==> flow/design.v <==
package SYS_PKG;
    typedef logic [7:0] dataframe_t;
    typedef enum logic [3:0] {
    OP_ADD   = 4'd0,
    OP_SUB   = 4'd1,
    OP_MULT  = 4'd2,
    OP_DIV   = 4'd3,
    OP_AND   = 4'd4,
    OP_OR    = 4'd5,
    OP_NAND  = 4'd6,
    OP_NOR   = 4'd7,
    OP_XOR   = 4'd8,
    OP_XNOR  = 4'd9,
    OP_CMPE  = 4'd10,   
    OP_CMPG  = 4'd11,   
    OP_SR    = 4'd12,   
    OP_SL    = 4'd13    
} opcode_t;
endpackage
module deserializer(
    input  logic       CLK,
    input  logic       RST,
    input  logic       deser_en,
    input  logic [5:0] edge_cnt,
    input  logic [5:0] prescale,
    input  logic       sampled_bit,
    output logic [7:0] P_DATA
);
logic [2:0] bit_index;  
logic latch_bit;
assign latch_bit = deser_en && (edge_cnt == prescale - 1);
always_ff @(posedge CLK or negedge RST) begin
    if (!RST) begin
        P_DATA    <= 8'd0;
        bit_index <= 3'd0;
    end
    else if(latch_bit) begin
        P_DATA <= {sampled_bit, P_DATA[7:1]};  
        if (bit_index < 3'd7)
            bit_index <= bit_index + 1;
        else
            bit_index <= 3'd0;  
    end
end
endmodule
### Step by step through the tools: deserializer

Tool output for the design above, in the order of the flow.
Line numbers count from 1 in the design file above.
Operators carry their Yosys type and port widths (W data, S select, Z words).
Library cell names are shortened.
Not given: n/a

| set-up | value |
|---|---|
| top | deserializer |
| clock | CLK |
| standard-cell library | sky130hd |
| timing corner | tt_025C_1v80 |

### Word-level counts

Counts by Yosys on the flattened word-level netlist (proc, flatten, opt, wreduce; memories kept). Register bits leave out memories and registers merged into their read ports (data or address); mux counts leave out enables and synchronous resets folded into registers. Print and check cells are left out. Cells with the same type and inputs are merged into one.

| storage and ports | value |
|---|---|
| register bits | 8 |
| cells after elaboration | 4 |
| output and inout port bits | 8 |
| bits of input ports | 16 |

| operators by class | value |
|---|---|
| add/sub/neg operators | 1 |
| eq/ne operators | 1 |
| reductions and logical operators | 1 |

Operators by type and width:

| kind | number |
|---|---|
| $eq A6 B32 Y1 | 1 |
| $sub A6 B1 Y7 const B | 1 |
| $logic_and A1 B1 Y1 | 1 |

### Longest topological paths

Depth = most cells in a row (Yosys ltp): at word level without a register or memory, in the mapped netlist without a sequential cell, where the memories' decode and read muxes count.

| logic depth | value |
|---|---|
| depth after elaboration | 3 |
| ABC_AREA | 0 |
| mapped depth | 8 |
| gate-level depth less buffers | 7 |

### After synthesis

The flow's flattened synthesis, as Yosys stat reports it; memories are mapped. The netlist is that of the ABC_AREA named above (0 if unset); the other value can give another one.

| synthesis totals | value |
|---|---|
| area of sequential cells | 200.2 sq um |
| buffers | 1 |
| synthesis area | 506.7 sq um |
| flip-flop cells | 8 |
| mapped cells | 41 |

Cells by type:

| type | number | area in all (sq um) |
|---|---|---|
| dfrtp_1 | 8 | 200.192 |
| mux2_4 | 8 | 120.115 |
| xor2_1 | 4 | 35.034 |
| xnor2_1 | 3 | 26.275 |
| nor4b_2 | 1 | 15.014 |
| ha_1 | 1 | 12.512 |
| buf_6 | 1 | 11.261 |
| inv_1 | 3 | 11.261 |
| o311a_2 | 1 | 11.261 |
| nor3_1 | 2 | 10.01 |
| and4_1 | 1 | 8.758 |
| a211oi_1 | 1 | 7.507 |
| nor2_1 | 2 | 7.507 |
| or4_1 | 1 | 7.507 |
| nand4_1 | 1 | 6.256 |
| nor2b_1 | 1 | 6.256 |
| o22ai_1 | 1 | 6.256 |
| nand2_1 | 1 | 3.754 |

### Path before layout

Source: OpenSTA report_checks on the synthesized netlist (no wires, ideal clock, input and output delay 20% of the period each), path of least setup slack; recovery checks are left aside. Register names are those of the netlist, which keeps one name where synthesis merged equal registers.

| path post-synthesis | value |
|---|---|
| path kind | input to register |
| start point | input port prescale[1] |
| end point | register P_DATA[0] |
| buffers on the path | 1 |
| required time | 2.475 ns |
| input delay | 0.520 ns |
| driving pins on the path | 6 |
| setup time | 0.125 ns |
| slack | 0.511 ns |
| delay of the path | 1.569 ns |
| arrival | 1.964 ns |
| period | 2.6 ns |
| launch time at the first pin | 0.520 ns |
| synthesis period reached | 2.089 ns |

"delay of the path" = arrival - input delay + setup time.
"driving pins on the path": output pins that drive a net of the path, with the launching flip-flop's if there is one; two outputs of one cell count as two.
"synthesis period reached" = period - worst setup slack (recovery checks aside). The figure is calculated, with input and output delays left at 20% of the set period.
Between the ends stands the longest chain of elaborated cells between them, by number of cells; it is not shown to be the way that was timed. Of several equally long chains one is given.
Each line given opens the expression or statement behind the cell; cells for indexed reads and writes are added by Yosys, which also makes memories of some case tables.

| between the ends, post-synthesis | value |
|---|---|
| cell sequence | nor3_1 -> nand2_1 -> xnor2_1 -> or4_1 -> buf_6 -> mux2_4 |
| cells in the longest elaborated chain | 3 |
| elaborated cells on any way between the ends | 3 |
| source lines of those cells | 1 |
| those cells by class | 1 x add/sub; 1 x eq/ne; 1 x reduce/logical |

Ends and longest elaborated chain, post-synthesis:

| element | RTL line | source |
|---|---|---|
| start: declaration | 25 | `input  logic [5:0] prescale,` |
| $sub A6 B1 Y7 | 31 | `assign latch_bit = deser_en && (edge_cnt == prescale - 1);` |
| $eq A6 B32 Y1 | 31 |  |
| $logic_and A1 B1 Y1 | 31 |  |
| end: assignment | 34 | `P_DATA    <= 8'd0;` |
| end: assignment | 38 | `P_DATA <= {sampled_bit, P_DATA[7:1]};` |
| end: declaration | 27 | `output logic [7:0] P_DATA` |

### Worst path after layout

From the final timing report of flow run A: the path of least setup slack in the routed layout; clock arrival at registers is part of the times.

| path post-layout | value |
|---|---|
| path kind | input to register |
| start point | input port prescale[0] |
| end point | register P_DATA[5] |
| period | 3.71 ns |
| arrival | 3.04 ns |
| required time | 3.84 ns |
| input delay | 0.74 ns |
| launch time at the first pin | 0.74 ns |
| setup time | 0.12 ns |
| buffers on the path | 1 |
| driving pins on the path | 8 |
| slack | 0.81 ns |

Between the ends stands the longest chain of elaborated cells between them, by number of cells; it is not shown to be the way that was timed. Of several equally long chains one is given.

| between the ends, post-layout | value |
|---|---|
| cell sequence | clkdlybuf4s50_1 -> inv_1 -> ha_1 -> nor2b_1 -> o22ai_1 -> a211oi_1 -> or4_1 -> mux2_4 |
| cells in the longest elaborated chain | 3 |
| elaborated cells on any way between the ends | 3 |
| source lines of those cells | 1 |
| those cells by class | 1 x add/sub; 1 x eq/ne; 1 x reduce/logical |

Ends and longest elaborated chain, post-layout:

| element | RTL line | source |
|---|---|---|
| start: declaration | 25 | `input  logic [5:0] prescale,` |
| $sub A6 B1 Y7 | 31 | `assign latch_bit = deser_en && (edge_cnt == prescale - 1);` |
| $eq A6 B32 Y1 | 31 |  |
| $logic_and A1 B1 Y1 | 31 |  |
| end: assignment | 34 | `P_DATA    <= 8'd0;` |
| end: assignment | 38 | `P_DATA <= {sampled_bit, P_DATA[7:1]};` |
| end: declaration | 27 | `output logic [7:0] P_DATA` |

Hand-over note for deserializer

Measured data: module deserializer, platform sky130hd, 2 stored runs of the flow under differing settings, order arbitrary. Input and output delays are each 20% of the period that was set; the output load is 0.01 pF.
"clock period reached": clock period set for the run, less the worst setup slack. It is reckoned from that one timing run; input and output delays stay at 20% of the period that was set.
"worst path time" means the part of the period allowed to the worst setup path (the constraints hold back 20% at inputs and 20% at outputs) less its slack; where the path has registers, the arrival times of their clocks count too.
By "total design power" is meant OpenSTA's value without simulated activity: inputs other than the clock are taken to toggle once in ten clock periods, and the tool carries that through the logic.

## Flow run A

==> flow/run.sh <==
#!/bin/bash
# the make line also repeats the synthesis and layout settings of config.mk as NAME=value (left out here)
make -C /OpenROAD-flow-scripts/flow DESIGN_CONFIG=/design/flow/config.mk WORK_HOME=/design/flow/orfs CLKGATE_MAP_FILE= finish
==> flow/config.mk <==
export PLATFORM = sky130hd
export DESIGN_NAME = deserializer
export DESIGN_NICKNAME = deserializer
export VERILOG_FILES = /design/flow/design.v
export SDC_FILE = /design/flow/constraint.sdc
export NUM_CORES = 4
export LEC_CHECK = 0
export CAP_MARGIN = 10
export CELL_PAD_IN_SITES_DETAIL_PLACEMENT = 1
export CELL_PAD_IN_SITES_GLOBAL_PLACEMENT = 3
export CORE_ASPECT_RATIO = 0.76
export CORE_MARGIN = 2
export CORE_UTILIZATION = 22
export CTS_CLUSTER_DIAMETER = 27
export CTS_CLUSTER_SIZE = 99
export GPL_ROUTABILITY_DRIVEN = 1
export SETUP_SLACK_MARGIN = -0.08
export SLEW_MARGIN = 35
==> flow/constraint.sdc <==
create_clock -name core_clock -period 3.71 [get_ports {CLK}]
set_input_delay 0.7420 -clock core_clock [delete_from_list [all_inputs] [get_ports {CLK}]]
set_output_delay 0.7420 -clock core_clock [all_outputs]
set_load 0.01 [all_outputs]

| result of flow run A | value |
|---|---|
| area of the synthesized netlist | 506.7 sq um |
| worst path time | 2.16 ns |
| kind of the worst setup path | input to register |
| total design power | 214.7 uW |
| utilization after routing | 0.349 |
| worst setup slack after layout | 0.807 ns |
| full die area | 2706.8 sq um |
| sum of negative setup slack | 0.000 ns |
| clock period reached | 2.903 ns |
| area of the standard cells in the finished layout | 779.5 sq um |

## Flow run B

==> flow/run.sh <==
#!/bin/bash
# the make line also repeats the synthesis and layout settings of config.mk as NAME=value (left out here)
make -C /OpenROAD-flow-scripts/flow DESIGN_CONFIG=/design/flow/config.mk WORK_HOME=/design/flow/orfs CLKGATE_MAP_FILE= finish
==> flow/config.mk <==
export PLATFORM = sky130hd
export DESIGN_NAME = deserializer
export DESIGN_NICKNAME = deserializer
export VERILOG_FILES = /design/flow/design.v
export SDC_FILE = /design/flow/constraint.sdc
export NUM_CORES = 4
export LEC_CHECK = 0
export ABC_AREA = 0
export CAP_MARGIN = 5
export CELL_PAD_IN_SITES_DETAIL_PLACEMENT = 2
export CELL_PAD_IN_SITES_GLOBAL_PLACEMENT = 2
export CORE_MARGIN = 3
export CORE_UTILIZATION = 23
export GPL_ROUTABILITY_DRIVEN = 1
export PLACE_DENSITY_LB_ADDON = 0.1
export SETUP_SLACK_MARGIN = 0.35
export SLEW_MARGIN = 15
==> flow/constraint.sdc <==
create_clock -name core_clock -period 1.6 [get_ports {CLK}]
set_input_delay 0.3200 -clock core_clock [delete_from_list [all_inputs] [get_ports {CLK}]]
set_output_delay 0.3200 -clock core_clock [all_outputs]
set_load 0.01 [all_outputs]

| result of flow run B | value |
|---|---|
| area of the synthesized netlist | 506.7 sq um |
| worst path time | 1.42 ns |
| kind of the worst setup path | input to register |
| total design power | 526.5 uW |
| utilization after routing | 0.428 |
| worst setup slack after layout | -0.143 ns |
| full die area | 2802.6 sq um |
| sum of negative setup slack | -1.090 ns |
| clock period reached | 1.743 ns |
| area of the standard cells in the finished layout | 864.6 sq um |

End of note.
