==> flow/design.v <==
package SYS_PKG;
    typedef logic [7:0] dataframe_t;
    typedef enum logic [3:0] {
    OP_ADD   = 4'd0,
    OP_SUB   = 4'd1,
    OP_MULT  = 4'd2,
    OP_DIV   = 4'd3,
    OP_AND   = 4'd4,
    OP_OR    = 4'd5,
    OP_NAND  = 4'd6,
    OP_NOR   = 4'd7,
    OP_XOR   = 4'd8,
    OP_XNOR  = 4'd9,
    OP_CMPE  = 4'd10,   
    OP_CMPG  = 4'd11,   
    OP_SR    = 4'd12,   
    OP_SL    = 4'd13    
} opcode_t;
endpackage
module FSM_RX(
  input logic RX_IN,
  input logic [3:0] bit_cnt,
  input logic [5:0] edge_cnt,
  input logic [5:0] prescale,
  input logic PAR_EN,
  input logic par_err,
  input logic strt_glitch,
  input logic stp_err,
  input logic CLK,
  input logic RST,
  output logic data_samp_en,
  output logic enable,
  output logic deser_en,
  output logic data_valid,
  output logic stp_chk_en,
  output logic strt_chk_en,
  output logic par_chk_en,
  output logic FRAME_ERROR, PARITY_ERROR
);
  typedef enum logic [2:0] {
    IDLE  = 3'b000,
    STRT  = 3'b001,
    DATA  = 3'b011,
    PAR   = 3'b010,
    STP   = 3'b110,
    OUT   = 3'b111
  } state_t;
  state_t current_state, next_state;
  logic frame_error, parity_error;
  logic [5:0] count_done;
  assign count_done = prescale - 6'd1;
  always_ff @(posedge CLK or negedge RST) begin
    if (!RST) begin
      current_state <= IDLE;
      FRAME_ERROR   <= 1'b0;
      PARITY_ERROR  <= 1'b0;
    end else begin
      current_state <= next_state;
      FRAME_ERROR   <= frame_error;
      PARITY_ERROR  <= parity_error;
    end
  end
  always_comb begin
    case (current_state)
      IDLE: next_state = (!RX_IN) ? STRT : IDLE;
      STRT: next_state = (bit_cnt == 4'd0 && edge_cnt == count_done) ? (!strt_glitch ? DATA : IDLE) : STRT;
      DATA: next_state = (bit_cnt == 4'd8 && edge_cnt == count_done) ? (PAR_EN ? PAR : STP) : DATA;
      PAR: next_state = (bit_cnt == 4'd9 && edge_cnt == count_done) ? STP : PAR;
      STP: next_state = ((bit_cnt == 4'd10 && edge_cnt == count_done - 1 && PAR_EN) || (bit_cnt == 4'd9  && edge_cnt == count_done - 1 && !PAR_EN)) ? OUT : STP;
      OUT: next_state = (!RX_IN) ? STRT : IDLE;
      default: next_state = IDLE;
    endcase
  end
  always_comb begin
    data_samp_en = 1'b0;
    enable       = 1'b0;
    deser_en     = 1'b0;
    data_valid   = 1'b0;
    stp_chk_en   = 1'b0;
    strt_chk_en  = 1'b0;
    par_chk_en   = 1'b0;
    parity_error = 1'b0;
    frame_error  = 1'b0;
    case (current_state)
      IDLE: begin
        if (!RX_IN) begin
          data_samp_en  = 1'b1;
          enable        = 1'b1;
          strt_chk_en   = 1'b1;
        end
      end
      STRT: begin
        data_samp_en = 1'b1;
        enable       = 1'b1;
        strt_chk_en  = 1'b1;
      end
      DATA: begin
        data_samp_en = 1'b1;
        enable       = 1'b1;
        deser_en     = 1'b1;
      end
      PAR: begin
        data_samp_en = 1'b1;
        enable       = 1'b1;
        par_chk_en   = 1'b1;
      end
      STP: begin
        data_samp_en = 1'b1;
        enable       = 1'b1;
        stp_chk_en   = 1'b1;
      end
      OUT: begin
        data_samp_en = 1'b1;
        parity_error = par_err;
        frame_error = stp_err;
        data_valid   = ~(par_err || stp_err);
      end
    endcase
  end
endmodule
### Reports on FSM_RX

The steps from the RTL of FSM_RX to its reports follow in flow order.
Line numbers count from 1 in the design file above.
A cell with -- has no value.

| inputs | value |
|---|---|
| design top | FSM_RX |
| clock | CLK |
| library | sky130hd |
| timing corner | tt_025C_1v80 |

### Word-level counts

Yosys after proc, flatten, opt, wreduce and memory -nomap, before mapping. Enables and synchronous resets that opt folds into registers are not counted as muxes. Memory bits, and registers merged into a memory's read port (data or address), are not among the register bits. Print and check cells are not counted.

| word-level totals | value |
|---|---|
| bits in registers | 5 |
| output and inout port bits | 9 |
| word-level cells | 49 |

| operators by class | value |
|---|---|
| $add $sub $neg | 2 |
| eq/ne operators | 10 |
| muxes and demuxes | 18 |
| bitwise logic cells | 1 |
| reductions and logical operators | 15 |

Operator list:

| cell | number |
|---|---|
| 6-bit by 32-bit equality test with 1-bit output | 1 |
| 3-bit case mux with 5-bit select | 1 |
| 4-bit equality test with constant B | 3 |
| 3-bit 2-to-1 mux | 3 |
| 1-bit 2-to-1 mux | 9 |
| 1-bit logical AND | 7 |
| 6-bit by 1-bit subtractor with 7-bit output with constant B | 1 |
| 3-bit by 2-bit equality test with 1-bit output with constant B | 2 |
| 3-bit equality test with constant B | 2 |
| 6-bit by 1-bit subtractor with 6-bit output with constant B | 1 |
| 6-bit equality test | 1 |
| 1-bit case mux with 2-bit select | 3 |
| 5-bit OR reduction | 1 |
| 4-bit logical NOT | 1 |
| 4-bit OR reduction | 1 |
| 2-bit 2-to-1 mux | 2 |
| 3-bit by 1-bit equality test with 1-bit output with constant B | 1 |
| 3-bit logical NOT | 1 |
| 1-bit logical OR | 2 |
| 2-bit OR reduction | 1 |
| 1-bit NOT | 1 |
| 1-bit logical NOT | 1 |

### Depth

Longest topological path by Yosys (ltp), each cell counted once; first at word level (registers and memories cut), then after technology mapping (sequential cells cut; the memories' decode and read muxes count).

| logic depth | value |
|---|---|
| depth in word-level cells | 8 |
| ABC_AREA | 0 |
| depth in mapped cells | 9 |
| mapped depth without buffers | 8 |

### Synthesis result

The flow's flattened synthesis, as Yosys stat reports it; memories are mapped. The netlist is that of the ABC_AREA named above (0 if unset); the other value can give another one.

| synthesis totals | value |
|---|---|
| standard cells after synthesis | 87 |
| chip area (Yosys) | 785.8 sq um |
| sequential part of the area | 201.4 sq um |
| flip-flop cells | 8 |

Cells by type:

| type | number | total area (sq um) |
|---|---|---|
| sky130_fd_sc_hd__dfrtp_1 | 7 | 175.168 |
| sky130_fd_sc_hd__xnor2_1 | 7 | 61.309 |
| sky130_fd_sc_hd__xor2_1 | 4 | 35.034 |
| sky130_fd_sc_hd__nor3b_1 | 4 | 30.029 |
| sky130_fd_sc_hd__dfstp_2 | 1 | 26.275 |
| sky130_fd_sc_hd__ha_1 | 2 | 25.024 |
| sky130_fd_sc_hd__xor3_1 | 1 | 23.773 |
| sky130_fd_sc_hd__buf_6 | 2 | 22.522 |
| sky130_fd_sc_hd__inv_1 | 6 | 22.522 |
| sky130_fd_sc_hd__a21oi_1 | 4 | 20.019 |
| sky130_fd_sc_hd__a41oi_1 | 2 | 17.517 |
| sky130_fd_sc_hd__o2bb2ai_1 | 2 | 17.517 |
| sky130_fd_sc_hd__nor3_4 | 1 | 16.266 |
| sky130_fd_sc_hd__nand2_1 | 4 | 15.014 |
| sky130_fd_sc_hd__nand3_1 | 3 | 15.014 |
| sky130_fd_sc_hd__nand3b_1 | 2 | 15.014 |
| sky130_fd_sc_hd__nor2_1 | 4 | 15.014 |
| sky130_fd_sc_hd__a211oi_2 | 1 | 12.512 |

Not listed: further types 26, cells in them 30.

### Worst setup path after synthesis

Source: OpenSTA report_checks on the synthesized netlist (no wires, ideal clock, input and output delay 20% of the period each), path of least setup slack; recovery checks are left aside. Register names are those of the netlist, which keeps one name where synthesis merged equal registers.

| timing post-synthesis | value |
|---|---|
| kind | in2reg |
| start | input prescale[0] |
| end | register current_state |
| period | 3390 ps |
| input delay | 678 ps |
| library setup time | 121 ps |
| arrival | 2396 ps |
| slack | 873 ps |
| path delay | 1839 ps |
| stages | 9 |
| period reached after synthesis | 2517 ps |

"path delay" = arrival - input delay + setup time.
"stages" counts driving pins, that of a launching flip-flop among them; a cell with two outputs on the path counts twice.
"period reached after synthesis" is the clock period less the worst setup slack; recovery checks do not enter. This is arithmetic on one report: input and output delays are still those of the set period (20% each).
Where an end lacks its bit number, it is one bit of the signal, or one of the new flip-flops if synthesis recoded a state register.

| between the ends, post-synthesis | value |
|---|---|
| cell sequence | sky130_fd_sc_hd__buf_6 sky130_fd_sc_hd__inv_1 sky130_fd_sc_hd__ha_1 sky130_fd_sc_hd__xnor2_1 sky130_fd_sc_hd__or3_2 sky130_fd_sc_hd__a21oi_1 sky130_fd_sc_hd__nand2_1 sky130_fd_sc_hd__a2111o_1 sky130_fd_sc_hd__o2bb2ai_1 |

RTL lines, path post-synthesis:

| element | line | RTL |
|---|---|---|
| start, declared | 24 | `input logic [5:0] prescale,` |
| end, assigned | 54 | `current_state <= IDLE;` |
| end, assigned | 58 | `current_state <= next_state;` |
| end, declared | 48 | `state_t current_state, next_state;` |

Chain of elaborated cells between the ends: none given.

### Timing after layout

Path of least setup slack in the final report of entry A (OpenROAD, finished layout, wires in). Where an end is a register, its clock arrival counts in the times.
The path's times are printed in steps of 10 ps; the period is the one set.

| timing after layout | value |
|---|---|
| kind | in2out |
| start | input RX_IN |
| end | output data_samp_en |
| period | 4410 ps |
| input delay | 880 ps |
| external output delay | 880 ps |
| arrival | 2770 ps |
| slack | 760 ps |
| stages | 6 |

The rows between start and end are the longest chain of elaborated cells between them; the timing report does not say that the signal goes this way. Where chains are equally long, one stands for them.
A line is the first line of the expression or statement that the cell stems from. Yosys adds cells for indexed reads and writes and turns some case tables into memories.

| between the ends, after layout | value |
|---|---|
| cell sequence | sky130_fd_sc_hd__clkdlybuf4s50_1 sky130_fd_sc_hd__inv_1 sky130_fd_sc_hd__a21o_1 sky130_fd_sc_hd__or4_1 sky130_fd_sc_hd__or2_2 sky130_fd_sc_hd__clkdlybuf4s50_1 |
| length of the longest elaborated chain | 2 |
| elaborated cells between the ends (all ways) | 2 |
| source lines of those cells | 2 |
| classes of those cells | mux: 2 |

RTL lines, path after layout:

| element | line | RTL |
|---|---|---|
| start, declared | 21 | `input logic RX_IN,` |
| 1-bit 2-to-1 mux | 86 | `if (!RX_IN) begin` |
| 1-bit case mux with 2-bit select | 84 | `case (current_state)` |
| end, declared | 31 | `output logic data_samp_en,` |

Subject: flow runs of FSM_RX

Hi,

Below are 2 stored runs of the flow (Yosys, OpenROAD; platform sky130hd) on FSM_RX, each with its settings and what was measured, unordered. Constraints: input delay and output delay 20% of the set period each, output load 0.01 pF.
By "achieved clock period" is meant the clock period of the run minus its worst setup slack. This is arithmetic on one report: input and output delays are still those of the set period (20% each).
"critical setup path time" is the time allowed to the run's worst setup path (the clock period less input and output delay, where it has them) less its slack. Clock arrival times count: a late capture clock shortens it, a late launch clock lengthens it.
"overall power" rests on the timing tool's default activity at the inputs, not on a simulated workload.
"critical setup path time" is given in steps of 10 ps.
Settings: - = not set for that run.

| setting or result | entry A | entry B |
|---|---|---|
| period_ns | 4.41 | 2.56 |
| CORE_UTILIZATION | 33 | 27 |
| PLACE_DENSITY_LB_ADDON | 0.27 | - |
| TNS_END_PERCENT | 40 | - |
| GPL_TIMING_DRIVEN | 1 | - |
| GPL_ROUTABILITY_DRIVEN | 0 | - |
| CAP_MARGIN | 20 | 20 |
| CORE_MARGIN | 2 | 2 |
| SLEW_MARGIN | 20 | 20 |
| synthesis area (sq um) | 785.8 | 785.8 |
| die size (sq um) | 2787.3 | 3357.6 |
| post-layout utilization (%) | 50.5 | 46.5 |
| setup slack of the worst path (ps) | 761 | 103 |
| post-route setup TNS (ps) | 0 | 0 |
| worst-case hold slack (ps) | 553 | 487 |
| overall power (mW) | 0.2206 | 0.4078 |
| achieved clock period (ps) | 3649 | 2457 |
| critical setup path time (ps) | 1890 | 1950 |
| kind of the worst setup path | in2out | in2reg |

Regards
