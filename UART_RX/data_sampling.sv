==> flow/design.v <==
package SYS_PKG;
    typedef logic [7:0] dataframe_t;
    typedef enum logic [3:0] {
    OP_ADD   = 4'd0,
    OP_SUB   = 4'd1,
    OP_MULT  = 4'd2,
    OP_DIV   = 4'd3,
    OP_AND   = 4'd4,
    OP_OR    = 4'd5,
    OP_NAND  = 4'd6,
    OP_NOR   = 4'd7,
    OP_XOR   = 4'd8,
    OP_XNOR  = 4'd9,
    OP_CMPE  = 4'd10,   
    OP_CMPG  = 4'd11,   
    OP_SR    = 4'd12,   
    OP_SL    = 4'd13    
} opcode_t;
endpackage
module data_sampling(
  input logic CLK,
  input logic RST,
  input logic data_samp_en,
  input logic [5:0] edge_cnt,
  input logic [5:0] prescale,
  input logic RX_IN,
  output logic sampled_bit
);
logic [2:0] sample;
logic [5:0] mid_bit;
logic [5:0] mid_bit_after;
logic [5:0] mid_bit_before;
assign mid_bit        = (prescale >> 1) - 1'b1;
assign mid_bit_after  = mid_bit + 1'b1;
assign mid_bit_before = mid_bit - 1'b1;
always_ff @(posedge CLK or negedge RST) begin
    if(!RST)
        sample <= 3'd0;
    else if(data_samp_en) begin
        if(edge_cnt == mid_bit_before)
            sample[0] <= RX_IN;
        if(edge_cnt == mid_bit)
            sample[1] <= RX_IN;
        if(edge_cnt == mid_bit_after)
            sample[2] <= RX_IN;
    end
    else
        sample <= 3'd0;
end
always_ff @(posedge CLK or negedge RST) begin
    if(!RST)
        sampled_bit <= 1'b0;
    else if(data_samp_en)
        sampled_bit <= (sample[0] & sample[1]) |
                       (sample[1] & sample[2]) |
                       (sample[0] & sample[2]);
    else
        sampled_bit <= 1'b1;
end
endmodule
[Reports on data_sampling]
Tool output for the design above, in the order of the flow.
Lines are those of the file above, counted from 1.
Operators: Yosys type, input widths -> output width; for muxes data width and select width s.
Library cell names are shortened.
Not given: -
Set-up
  top module: data_sampling
  clock input: CLK
  standard-cell library: sky130hd
  corner: tt_025C_1v80

[Elaborated design]
Source: Yosys, flattened and elaborated, memories not mapped. Widths are those after wreduce. Registers that Yosys merges into a memory's read port (data or address) are not register bits. Print and check cells do not count. Equal cells are merged and count once.
Cells by class
  add/subtract/negate cells: 3
  $mul: 0
  div/mod/pow operators: 0
  magnitude comparators: 0
  equality and inequality tests: 6
  shift operators: 0
  mux-type cells: 7
  bitwise operators: 5
  reductions and logical operators: 0
Operators by type and width (count)
  $eq 6x6->1: 3
  $mux 1: 7
  $ne 2x1->1 const B: 3
  $sub 5x1->6 const B: 1
  $add 6x1->6 const B: 1
  $sub 6x1->6 const B: 1
  $and 1x1->1: 3
  $or 1x1->1: 2
Bit counts
  bits in registers: 4
  bits in latches: 0
  bits in writable memories: 0
  ROM bits: 0
  clocked read ports x word width: 0
  memories: 0
  input bits: 16
  output and inout bits: 1
  cells after elaboration: 25

[Logic depth]
Yosys ltp: most cells in a row. Word level: on the elaborated netlist, between registers, memories and ports. Mapped: between sequential cells and ports; inverters and the memories' decode and read muxes count.
Logic depth
  depth after elaboration: 5
  ABC_AREA: 0
  gate-level depth with buffers: 9
  depth with buffers taken out: 8

[Mapped cells and area]
Yosys stat after the flow's synthesis: flattened, memories mapped to cells. It holds for the ABC_AREA given above (unset counts as 0); a run with the other value may have another netlist.
The area totals of this step are shown rounded.
Cells by type (count)
  xnor2_1: 12
  dfrtp_1: 4
  ha_1: 4
  mux2i_1: 4
  nand2_1: 8
  xor2_1: 3
  nor2_1: 6
  xnor3_1: 1
  nor3b_4: 1
  xnor2_2: 1
  a21oi_1: 3
  nand3_1: 3
  nor2b_4: 1
  nor4_2: 1
  buf_6: 1
  inv_1: 3
  mux2_2: 1
  o21ai_1: 2
Not listed: further types 16, cells in them 16.
Synthesis totals
  cell count: 75
  cell area after synthesis: 0.000642 mm²
  sequential area: 0.0001 mm²
  flip-flop cells: 4
  buffer cells: 2

[Worst setup path after synthesis]
OpenSTA on the mapped netlist: ideal clock, no wires. The path of least setup slack (recovery checks aside). Input and output delay are each 20% of the period. Register names are those of the netlist, which keeps one name where synthesis merged equal registers.
Path post-synthesis
  kind: input -> register
  start: input port prescale[1]
  end: register sample[2]
  clock period: 4340 ps
  external input delay: 868 ps
  time at the first pin: 868 ps
  data arrival time: 2367 ps
  setup slack: 1846 ps
  delay of the path: 1627 ps
  stages on the path: 8
  buffers on the path: 1
  synthesis period reached: 2494 ps
"delay of the path" = arrival - input delay + setup time.
"stages on the path" counts driving pins, that of a launching flip-flop among them; a cell with two outputs on the path counts twice.
"synthesis period reached" = period - worst setup slack (recovery checks aside). The figure is calculated, with input and output delays left at 20% of the set period.
The rows between start and end are the longest chain of elaborated cells between them; the timing report does not say that the signal goes this way. Where chains are equally long, one stands for them.
Each line given opens the expression or statement behind the cell; cells for indexed reads and writes are added by Yosys, which also makes memories of some case tables.
A register here has more assigning lines than the two given.
On the way, post-synthesis
  cells stage by stage: buf_2 > inv_1 > ha_1 > or2_1 > nor4_2 > xor2_1 > o211ai_1 > mux2i_1
  length of the longest elaborated chain: 5
  elaborated cells between the ends (all ways): 6
  source lines of those cells: 4
  classes of those cells: 2 x add/sub; 2 x eq/ne; 2 x mux
Ends and longest elaborated chain, post-synthesis
  from (decl): RTL line 25  | input logic [5:0] prescale,
  $sub 5x1->6: RTL line 33  | assign mid_bit        = (prescale >> 1) - 1'b1;
  $add 6x1->6: RTL line 34  | assign mid_bit_after  = mid_bit + 1'b1;
  $eq 6x6->1: RTL line 44  | if(edge_cnt == mid_bit_after)
  $mux 1: RTL line 44
  $mux 1: RTL line 39  | else if(data_samp_en) begin
  to (assign): RTL line 38  | sample <= 3'd0;
  to (assign): RTL line 45  | sample[2] <= RX_IN;
  to (decl): RTL line 29  | logic [2:0] sample;

[Timing after layout]
Path of least setup slack in the final report of flow run 1 (OpenROAD, finished layout, wires in). Where an end is a register, its clock arrival counts in the times.
The report prints the path's times to 10 ps; the period is as set.
Path after layout
  kind: input -> register
  start: input port prescale[1]
  end: register sample[0]
  clock period: 3730 ps
  external input delay: 750 ps
  time at the first pin: 750 ps
  data arrival time: 3070 ps
  setup slack: 750 ps
  stages on the path: 10
  buffers on the path: 2
The rows between start and end are the longest chain of elaborated cells between them; the timing report does not say that the signal goes this way. Where chains are equally long, one stands for them.
A register here has more assigning lines than the two given.
On the way, after layout
  cells stage by stage: clkdlybuf4s50_1 > buf_2 > inv_1 > ha_1 > nor3b_4 > xnor2_1 > o21ai_1 > mux2i_1 > o2111ai_1 > mux2i_1
  length of the longest elaborated chain: 5
  elaborated cells between the ends (all ways): 6
  source lines of those cells: 4
  classes of those cells: 2 x add/sub; 2 x eq/ne; 2 x mux
Ends and longest elaborated chain, after layout
  from (decl): RTL line 25  | input logic [5:0] prescale,
  $sub 5x1->6: RTL line 33  | assign mid_bit        = (prescale >> 1) - 1'b1;
  $sub 6x1->6: RTL line 35  | assign mid_bit_before = mid_bit - 1'b1;
  $eq 6x6->1: RTL line 40  | if(edge_cnt == mid_bit_before)
  $mux 1: RTL line 40
  $mux 1: RTL line 39  | else if(data_samp_en) begin
  to (assign): RTL line 38  | sample <= 3'd0;
  to (assign): RTL line 41  | sample[0] <= RX_IN;
  to (decl): RTL line 29  | logic [2:0] sample;

Add stored flow runs of data_sampling

Top module data_sampling; platform sky130hd; tools Yosys and OpenROAD; 2 stored runs in no particular order. Input and output delays are each 20% of the period that was set; the output load is 0.01 pF.
By "achieved period" is meant the clock period of the run minus its worst setup slack. This is arithmetic on one report: input and output delays are still those of the set period (20% each).
"worst setup path time": the worst setup path's part of the clock period (all of it between registers, 20% less for each end at a port) less its slack. A launch clock that arrives late makes it longer, a capture clock that arrives late makes it shorter.
By "overall power" is meant OpenSTA's value without simulated activity: inputs other than the clock are taken to toggle once in ten clock periods, and the tool carries that through the logic.
"worst setup path time" is given in steps of 10 ps.
Measured values are rounded.

==> flow run 1: settings <==
{ "period_ns": 3.73, "CORE_UTILIZATION": 18, "SETUP_SLACK_MARGIN": 0.19, "PLACE_DENSITY_LB_ADDON": 0.1, "CORE_ASPECT_RATIO": 0.63, "GPL_TIMING_DRIVEN": 0, "GPL_ROUTABILITY_DRIVEN": 0, "CTS_CLUSTER_DIAMETER": 389, "MIN_ROUTING_LAYER": "met1", "CAP_MARGIN": 20, "CORE_MARGIN": 2, "SLEW_MARGIN": 20 }
==> flow run 1: results <==
worst setup path time: 2,240 ps
worst setup path kind: input -> register
total negative slack: 0 ps
synthesis area: 0.000642 mm²
worst-case hold slack: 552 ps
worst setup slack after layout: 748 ps
utilization in the final report: 25.6 %
overall power: 226 uW
full die area: 0.00407 mm²
standard-cell area of the final layout: 0.000882 mm²
achieved period: 2,982 ps

==> flow run 2: settings <==
{ "period_ns": 1.55, "CORE_UTILIZATION": 51, "SETUP_SLACK_MARGIN": 0.28, "PLACE_DENSITY_LB_ADDON": 0.22, "CELL_PAD_IN_SITES_GLOBAL_PLACEMENT": 3, "GPL_TIMING_DRIVEN": 1, "GPL_ROUTABILITY_DRIVEN": 1, "CTS_CLUSTER_DIAMETER": 39, "CAP_MARGIN": 15, "MIN_ROUTING_LAYER": "met2", "CORE_MARGIN": 2, "SLEW_MARGIN": 20 }
==> flow run 2: results <==
not finished: placement ended with error FLW-0024
